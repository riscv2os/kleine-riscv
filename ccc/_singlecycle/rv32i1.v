==> flow/design.v <==
module riscv_single_cycle (
    input clk,
    input rst,
    output [31:0] pc_out
);
    reg [31:0] pc;                 
    reg [31:0] instruction;        
    reg [31:0] regfile [0:31];     
    reg [31:0] data_memory [0:255];  
    wire [6:0] opcode;             
    wire [4:0] rs1, rs2, rd;       
    wire [31:0] op1, op2, result;  
    wire [31:0] imm;               
    wire [3:0] funct;              
    initial begin
        pc = 32'b0;
        regfile[0] = 32'b0;  
        data_memory[0] = 32'h0000000A;  
        data_memory[1] = 32'h00000014;  
    end
    always @(posedge clk or posedge rst) begin
        if (rst) begin
            pc <= 32'b0;  
        end else begin
            instruction <= data_memory[pc[7:2]];  
            pc <= pc + 4;  
        end
    end
    assign opcode = instruction[6:0];
    assign rs1 = instruction[19:15];
    assign rs2 = instruction[24:20];
    assign rd = instruction[11:7];
    assign imm = {{20{instruction[31]}}, instruction[31:20]};  
    assign funct = instruction[14:12];  
    assign op1 = regfile[rs1];
    assign op2 = (opcode == 7'b0010011) ? imm : regfile[rs2];  
    always @(posedge clk) begin
        case (opcode)
            7'b0110011: begin  
                case (funct)
                    3'b000: regfile[rd] <= op1 + op2;  
                    3'b100: regfile[rd] <= op1 - op2;  
                endcase
            end
            7'b0010011: begin  
                case (funct)
                    3'b000: regfile[rd] <= op1 + imm;  
                endcase
            end
            7'b0000011: begin  
                case (funct)
                    3'b010: regfile[rd] <= data_memory[op1 + imm[9:0]];  
                endcase
            end
            7'b0100011: begin  
                case (funct)
                    3'b010: data_memory[op1 + imm[9:0]] <= op2;  
                endcase
            end
        endcase
    end
    assign pc_out = pc;
endmodule
# Step by step through the tools: riscv_single_cycle
# What the tools print for riscv_single_cycle, step after step.
# Line numbers count from 1 in the design file above.
# Operators carry their Yosys type and port widths (W data, S select, Z words).
# Cell names lack the library's common part.
# A cell with n/a has no value.
dict set report design {
  top {riscv_single_cycle}
  clock_port {clk}
  lib {sky130hd}
  lib_corner {tt_025C_1v80}
}

# After elaboration
# Source: Yosys, flattened and elaborated, memories not mapped. Widths are those after wreduce; folded enables and synchronous resets count as part of the registers. Registers that Yosys merges into a memory's read port (data or address) are not register bits. Print and check cells do not count. Equal cells are merged and count once.
dict set report op_classes {
  add_sub_neg 1
}
# operator count
set op_table {}
lappend op_table {{$add A32 B3 Y32 const B} 1}
dict set report word_totals {
  wordCells 2
  in_bits 2
  out_inout_bits 32
  regBits 32
}

# Longest topological paths
# Depth = most cells in a row (Yosys ltp): at word level without a register or memory, in the mapped netlist without a sequential cell, where the memories' decode and read muxes count.
dict set report logic_depth {
  ltp_word 1
  ABC_AREA 0
  ltp_mapped 5
  mapped_depth_nobuf 5
}

# After synthesis
# The flow's flattened synthesis, as Yosys stat reports it; memories are mapped. The netlist is that of the ABC_AREA named above (0 if unset); the other value can give another one.
# cell count
set by_type {}
lappend by_type {dfrtp_1 30}
lappend by_type {xnor2_1 20}
lappend by_type {xor2_1 8}
lappend by_type {nand4_1 10}
lappend by_type {nand3_1 12}
lappend by_type {nand4_2 2}
lappend by_type {nor2_1 6}
lappend by_type {nor4_4 1}
lappend by_type {and3_1 3}
lappend by_type {buf_4 2}
lappend by_type {inv_1 4}
lappend by_type {nand2_1 4}
lappend by_type {and2_1 2}
lappend by_type {ha_1 1}
lappend by_type {nor3_1 2}
lappend by_type {and4_1 1}
lappend by_type {and3_2 1}
lappend by_type {nor2_2 1}
lappend by_type {conb_1 1}
dict set report mapped {
  yosys_area_um2 1312.5
  ff_cells 30
  mapped_cells 111
  n_buf 2
}

# Path before layout
# OpenSTA on the mapped netlist: ideal clock, no wires. The path of least setup slack (recovery checks aside). Input and output delay are each 20% of the period. Register names are those of the netlist, which keeps one name where synthesis merged equal registers.
dict set report synth_path {
  kind {register -> register}
  startpoint {register pc[10]}
  endpoint {register pc[31]}
  driving_pins 5
  t_required_ps 2096
  slack_ps 750
  t_arrival_ps 1346
  delay_ps 1470
  period_ps 2220
  n_path_buf 0
  setup_time_ps 124
  synth_period_reached_ps 1470
}
# "delay_ps" = arrival - input delay + setup time.
# "driving_pins" counts driving pins, that of a launching flip-flop among them; a cell with two outputs on the path counts twice.
# "synth_period_reached_ps" = period - worst setup slack (recovery checks aside). The figure is calculated, with input and output delays left at 20% of the set period.
# Between the ends stands the longest chain of elaborated cells between them, by number of cells; it is not shown to be the way that was timed. Of several equally long chains one is given.
# A line is the first line of the expression or statement that the cell stems from. Yosys adds cells for indexed reads and writes and turns some case tables into memories.
dict set report synth_between {
  path_cell_list {dfrtp_1 nand4_2 nor4_4 nand4_1 xnor2_1}
  elab_chain_cells 1
  cone_cells 1
  lines_between 1
}
# item line_no
set synth_lines {}
lappend synth_lines {{start: declaration} 6} ;# reg [31:0] pc;
lappend synth_lines {{start: assignment} 23} ;# pc <= 32'b0;
lappend synth_lines {{start: assignment} 26} ;# pc <= pc + 4;
lappend synth_lines {{$add A32 B3 Y32} 26}
lappend synth_lines {{end: assignment} 23}
lappend synth_lines {{end: assignment} 26}
lappend synth_lines {{end: declaration} 6}

# Timing after layout
# From the final timing report of job 1: the path of least setup slack in the routed layout; clock arrival at registers is part of the times.
# The report prints the path's times to 10 ps; the period is as set.
dict set report layout_path {
  kind {register -> output}
  startpoint {register pc[10]}
  endpoint {output port pc_out[10]}
  driving_pins 3
  n_path_buf 2
  out_delay_ps 350
  period_ps 1760
  t_arrival_ps 1350
  t_required_ps 1410
  slack_ps 60
}
dict set report layout_between {
  path_cell_list {dfrtp_1 buf_4 clkdlybuf4s50_1}
  elab_chain_cells 0
  cone_cells 0
  lines_between 0
}
# item line_no
set layout_lines {}
lappend layout_lines {{start: declaration} 6} ;# reg [31:0] pc;
lappend layout_lines {{start: assignment} 23} ;# pc <= 32'b0;
lappend layout_lines {{start: assignment} 26} ;# pc <= pc + 4;
lappend layout_lines {{end: declaration} 4} ;# output [31:0] pc_out

Subject: riscv_single_cycle on sky130hd, stored results

Hello all,

Record of 2 stored runs of the RTL-to-layout flow on riscv_single_cycle, platform sky130hd. The runs are unordered. Constraints: input delay and output delay 20% of the set period each, output load 0.01 pF.
"achievedPeriod_ps": clock period set for the run, less the worst setup slack. It is reckoned from that one timing run; input and output delays stay at 20% of the period that was set.

# job 1
==> flow/run.sh <==
#!/bin/bash
# the make line also repeats the synthesis and layout settings of config.mk as NAME=value (left out here)
make -C /OpenROAD-flow-scripts/flow DESIGN_CONFIG=/design/flow/config.mk WORK_HOME=/design/flow/orfs CLKGATE_MAP_FILE= finish
==> flow/config.mk <==
export PLATFORM = sky130hd
export DESIGN_NAME = riscv_single_cycle
export DESIGN_NICKNAME = riscv_single_cycle
export VERILOG_FILES = /design/flow/design.v
export SDC_FILE = /design/flow/constraint.sdc
export NUM_CORES = 4
export LEC_CHECK = 0
export ABC_AREA = 0
export CAP_MARGIN = 20
export CELL_PAD_IN_SITES_DETAIL_PLACEMENT = 1
export CORE_ASPECT_RATIO = 0.96
export CORE_MARGIN = 3
export CORE_UTILIZATION = 21
export MIN_ROUTING_LAYER = met1
export SETUP_SLACK_MARGIN = -0.01
export SLEW_MARGIN = 20
==> flow/constraint.sdc <==
create_clock -name core_clock -period 1.76 [get_ports {clk}]
set_input_delay 0.3520 -clock core_clock [delete_from_list [all_inputs] [get_ports {clk}]]
set_output_delay 0.3520 -clock core_clock [all_outputs]
set_load 0.01 [all_outputs]

==> job 1: results <==
synth_area_um2=1312.5
design.die.area_um2=7234.7
finalCellArea_um2=1856.8
utilization_frac=0.316
final_setup_ws_ps=61
achievedPeriod_ps=1699

# job 2
==> flow/run.sh <==
#!/bin/bash
# the make line also repeats the synthesis and layout settings of config.mk as NAME=value (left out here)
make -C /OpenROAD-flow-scripts/flow DESIGN_CONFIG=/design/flow/config.mk WORK_HOME=/design/flow/orfs CLKGATE_MAP_FILE= finish
==> flow/config.mk <==
export PLATFORM = sky130hd
export DESIGN_NAME = riscv_single_cycle
export DESIGN_NICKNAME = riscv_single_cycle
export VERILOG_FILES = /design/flow/design.v
export SDC_FILE = /design/flow/constraint.sdc
export NUM_CORES = 4
export LEC_CHECK = 0
export CAP_MARGIN = 20
export CELL_PAD_IN_SITES_GLOBAL_PLACEMENT = 2
export CORE_MARGIN = 2
export CORE_UTILIZATION = 53
export CTS_CLUSTER_DIAMETER = 311
export MAX_ROUTING_LAYER = met4
export PLACE_DENSITY = 0.56
export SETUP_SLACK_MARGIN = 0.28
export SLEW_MARGIN = 20
==> flow/constraint.sdc <==
create_clock -name core_clock -period 2.02 [get_ports {clk}]
set_input_delay 0.4040 -clock core_clock [delete_from_list [all_inputs] [get_ports {clk}]]
set_output_delay 0.4040 -clock core_clock [all_outputs]
set_load 0.01 [all_outputs]

==> job 2: results <==
outcome="no results, placement failed with GPL-0301"

Thanks
